==> flow/design.v <==
module distance_calc (
    input  [7:0] a,
    input  [7:0] b,
    output [8:0] dist
);
    assign dist = (a > b) ? (a - b) : (b - a);
endmodule
module knn_top (
    input        clk,
    input        rst,
    input        start,
    input  [7:0] test_data,
    output reg [7:0] best_label,
    output reg       done
);
    reg [2:0] index;
    reg [8:0] min_dist;
    reg [7:0] train_mem [0:4];
    reg [7:0] label_mem [0:4];
    wire [8:0] curr_dist;
    distance_calc D0 (
        .a(test_data),
        .b(train_mem[index]),
        .dist(curr_dist)
    );
    initial begin
        train_mem[0] = 8'd10; label_mem[0] = 8'd1;
        train_mem[1] = 8'd25; label_mem[1] = 8'd2;
        train_mem[2] = 8'd40; label_mem[2] = 8'd3;
        train_mem[3] = 8'd60; label_mem[3] = 8'd4;
        train_mem[4] = 8'd90; label_mem[4] = 8'd5;
    end
    always @(posedge clk) begin
        if (rst) begin
            index <= 0;
            min_dist <= 9'h1FF;
            best_label <= 0;
            done <= 0;
        end else if (start && !done) begin
            if (curr_dist < min_dist) begin
                min_dist <= curr_dist;
                best_label <= label_mem[index];
            end
            if (index == 4) begin
                done <= 1;
            end else begin
                index <= index + 1;
            end
        end
    end
endmodule
# --- Tool chain data of knn_top ---
# The steps from the RTL of knn_top to its reports follow in flow order.
# Line numbers count from 1 in the design file above.
inputs:
  top_module: "knn_top"
  clk_port: "clk"
  library: "sky130hd"
  pvt_corner: "tt_025C_1v80"

# --- After elaboration ---
# Source: Yosys, flattened and elaborated, memories not mapped. Widths are those after wreduce. Print and check cells do not count. Equal cells are merged and count once.
# Yosys's memory passes give these memory sizes; they may raise the number of words (mostly to a power of two), join words into wider ones and drop unused or constant bits.
classes:
  cmp: 2
  add_sub_neg: 3
  n_mux: 3
  bitwise: 1
  n_eq: 1
  n_reduce_logical: 5
op_table:
  columns: ["cell", "count"]
  rows:
  - ["subtractor 8 x 8 -> 9 bit", 2]
  - ["< comparator 9 bit", 1]
  - ["2-to-1 mux 9 bit", 1]
  - ["greater-than comparator 8 bit", 1]
  - ["AND reduction 2 bit", 3]
  - ["2-to-1 mux 3 bit", 2]
  - ["adder 3 x 1 -> 3 bit (second input constant)", 1]
  - ["equality test 3 bit (second input constant)", 1]
  - ["logical AND 1 bit", 1]
  - ["NOT 1 bit", 1]
  - ["logical NOT 1 bit", 1]
word_totals:
  in_bits: 11
  memories: 2
  reg_bits: 21
  wordCells: 21
  clocked_rd_ports_x_width: 9
  romBits: 45
memory_table:
  columns: ["name", "size", "width", "rd", "wr", "line_no", "source"]
  rows:
  - ["train_mem", 5, 6, 1, 0, 18, "reg [7:0] train_mem [0:4];"]
  - ["label_mem", 5, 3, 1, 0, 19, "reg [7:0] label_mem [0:4];"]

# --- Depth ---
# Longest topological path by Yosys (ltp), each cell counted once; first at word level (registers and memories cut), then after technology mapping (sequential cells cut; the memories' decode and read muxes count).
logic_depth:
  word_depth: 5
  abc_area: 0
  ltp_mapped: 17

# --- Synthesis result ---
# Yosys stat after the flow's synthesis: flattened, memories mapped to cells. It holds for the ABC_AREA given above (unset counts as 0); a run with the other value may have another netlist.
# Totals and module areas in this step are rounded.
mapped:
  ffs: 22
  cell_count: 199
  mapped_area_um2: 1670
  buffers: 10
  seqArea_um2: 440
types:
  columns: ["cell", "count"]
  rows:
  - ["sky130_fd_sc_hd__dfxtp_1", 22]
  - ["sky130_fd_sc_hd__ha_1", 23]
  - ["sky130_fd_sc_hd__inv_1", 33]
  - ["sky130_fd_sc_hd__a21oi_1", 18]
  - ["sky130_fd_sc_hd__nand2_1", 17]
  - ["sky130_fd_sc_hd__o22a_1", 6]
  - ["sky130_fd_sc_hd__xnor2_1", 5]
  - ["sky130_fd_sc_hd__nor2_1", 11]
  - ["sky130_fd_sc_hd__fa_1", 2]
  - ["sky130_fd_sc_hd__mux2i_1", 4]
  - ["sky130_fd_sc_hd__a21o_1", 5]
  - ["sky130_fd_sc_hd__buf_4", 5]
  - ["sky130_fd_sc_hd__a31oi_1", 5]
  - ["sky130_fd_sc_hd__a21o_4", 2]
  - ["sky130_fd_sc_hd__a211oi_4", 1]
  - ["sky130_fd_sc_hd__nand2b_1", 3]
  - ["sky130_fd_sc_hd__nor2b_1", 3]
  - ["sky130_fd_sc_hd__o41ai_2", 1]
# Not listed: further types 26, cells in them 33.
# The figures by module come from a second, unflattened synthesis with its own total; it is not the netlist above.
hier_totals:
  cells_unflattened: 208
  hier_area_um2: 1830
# Each row is one instance without its submodules.
by_module:
  columns: ["mod", "n_inst", "n_cells", "mod_seq_area_um2", "mod_area_um2"]
  rows:
  - ["knn_top", 1, 114, 440, 1100]
  - ["distance_calc", 1, 94, 0.0, 731]

# --- Path before layout ---
# OpenSTA on the mapped netlist: ideal clock, no wires. The path of least setup slack (recovery checks aside). Input and output delay are each 20% of the period. Register names are those of the netlist, which keeps one name where synthesis merged equal registers.
synth_path:
  path_kind: "input -> register"
  start: "input port test_data[5]"
  end: "register min_dist[0]"
  period_ns: 7.51
  path_buffers: 2
  arrival_time_ns: 4.324
  input_delay_ns: 1.502
  slack_ns: 3.067
  launch_ns: 1.502
  delay_ns: 2.942
  path_stages: 16
  t_required_ns: 7.390
  synth_period_reached_ns: 4.443
# "delay_ns" = arrival - input delay + setup time.
# "path_stages" counts driving pins, that of a launching flip-flop among them; a cell with two outputs on the path counts twice.
# "synth_period_reached_ns" is the clock period less the worst setup slack; recovery checks do not enter. This is arithmetic on one report: input and output delays are still those of the set period (20% each).
# The rows between start and end are the longest chain of elaborated cells between them; the timing report does not say that the signal goes this way. Where chains are equally long, one stands for them.
# A line is the first line of the expression or statement that the cell stems from. Yosys adds cells for indexed reads and writes and turns some case tables into memories.
synth_via:
  cell_sequence: "sky130_fd_sc_hd__inv_1 > sky130_fd_sc_hd__ha_1 > sky130_fd_sc_hd__buf_6 > sky130_fd_sc_hd__a21o_1 > sky130_fd_sc_hd__a211oi_4 > sky130_fd_sc_hd__a21o_4 > sky130_fd_sc_hd__mux2i_1 > sky130_fd_sc_hd__xnor2_1 > sky130_fd_sc_hd__ha_1 > sky130_fd_sc_hd__a21oi_1 > sky130_fd_sc_hd__o21ai_0 > sky130_fd_sc_hd__a21oi_1 > sky130_fd_sc_hd__o211ai_1 > sky130_fd_sc_hd__clkbuf_1 > sky130_fd_sc_hd__nor2_1 > sky130_fd_sc_hd__a211o_1"
  elab_chain_len: 4
synth_rtl:
  columns: ["element", "line_no", "source"]
  rows:
  - ["from (decl)", 12, "input  [7:0] test_data,"]
  - ["greater-than comparator 8 bit", 6, "assign dist = (a > b) ? (a - b) : (b - a);"]
  - ["2-to-1 mux 9 bit", 6, null]
  - ["< comparator 9 bit", 40, "if (curr_dist < min_dist) begin"]
  - ["AND reduction 2 bit", null, null]
  - ["to (assign)", 36, "min_dist <= 9'h1FF;"]
  - ["to (assign)", 41, "min_dist <= curr_dist;"]
  - ["to (decl)", 17, "reg [8:0] min_dist;"]
# Nets of the timed path that keep an RTL name, with a line that drives or declares them; the list need not be complete.
synth_named_nets:
  columns: ["signal", "line_no"]
  rows:
  - ["D0.dist[4]", 6]

# --- Timing after layout ---
# Path of least setup slack in the final report of run B (OpenROAD, finished layout, wires in). Where an end is a register, its clock arrival counts in the times.
layout_path:
  path_kind: "input -> register"
  start: "input port test_data[5]"
  end: "register (no name shown)"
  slack_ns: 0.78
  t_required_ns: 5.55
  path_stages: 16
  launch_ns: 1.07
  path_buffers: 2
  arrival_time_ns: 4.76
  input_delay_ns: 1.07
  period_ns: 5.34
# The rows between start and end are the longest chain of elaborated cells between them; the timing report does not say that the signal goes this way. Where chains are equally long, one stands for them.
layout_via:
  cell_sequence: "sky130_fd_sc_hd__clkdlybuf4s50_1 > sky130_fd_sc_hd__inv_1 > sky130_fd_sc_hd__ha_1 > sky130_fd_sc_hd__a21o_1 > sky130_fd_sc_hd__a211oi_4 > sky130_fd_sc_hd__a21o_4 > sky130_fd_sc_hd__mux2i_1 > sky130_fd_sc_hd__xnor2_1 > sky130_fd_sc_hd__ha_1 > sky130_fd_sc_hd__a21oi_1 > sky130_fd_sc_hd__o21ai_0 > sky130_fd_sc_hd__a21oi_1 > sky130_fd_sc_hd__o211ai_1 > sky130_fd_sc_hd__buf_4 > sky130_fd_sc_hd__or3b_2 > sky130_fd_sc_hd__a21oi_1"
  elab_chain_len: 4
layout_rtl:
  columns: ["element", "line_no", "source"]
  rows:
  - ["from (decl)", 12, "input  [7:0] test_data,"]
  - ["subtractor 8 x 8 -> 9 bit", 6, "assign dist = (a > b) ? (a - b) : (b - a);"]
  - ["2-to-1 mux 9 bit", 6, null]
  - ["< comparator 9 bit", 40, "if (curr_dist < min_dist) begin"]
  - ["AND reduction 2 bit", null, null]
  - ["to (decl)", 13, null]
# Nets of the timed path that keep an RTL name, with a line that drives or declares them; the list need not be complete.
layout_named_nets:
  columns: ["signal", "line_no"]
  rows:
  - ["D0.dist[6]", 6]

# Module knn_top, platform sky130hd: 2 stored runs of the flow (Yosys, OpenROAD) with differing settings, in no particular order. Input and output delays are each 20% of the period that was set; the output load is 0.01 pF.
# "worstPathTime_ns" is the time allowed to the run's worst setup path (the clock period less input and output delay, where it has them) less its slack. Clock arrival times count: a late capture clock shortens it, a late launch clock lengthens it.
# The measured numbers are rounded.
runs:
  - name: "run A"
    settings:
      period_ns: 3.27
      CORE_UTILIZATION: 60
      CORE_ASPECT_RATIO: 1.31
      CELL_PAD_IN_SITES_GLOBAL_PLACEMENT: 3
      SLEW_MARGIN: 35
      MIN_ROUTING_LAYER: "met2"
      CAP_MARGIN: 20
      CORE_MARGIN: 2
    outcome: "stopped before the end: placement reported GPL-0301"
  - name: "run B"
    settings:
      period_ns: 5.34
      CAP_MARGIN: 20
      CORE_MARGIN: 2
      CORE_UTILIZATION: 40
      SLEW_MARGIN: 20
    results:
      ys_area_um2: 1670
      die_area_um2: 4710
      finalCellArea_um2: 1900
      setup_ws_ns: 0.782
      tns_setup_ns: 0.000
      worstPathTime_ns: 3.49
      worstPathKind: "input -> register"
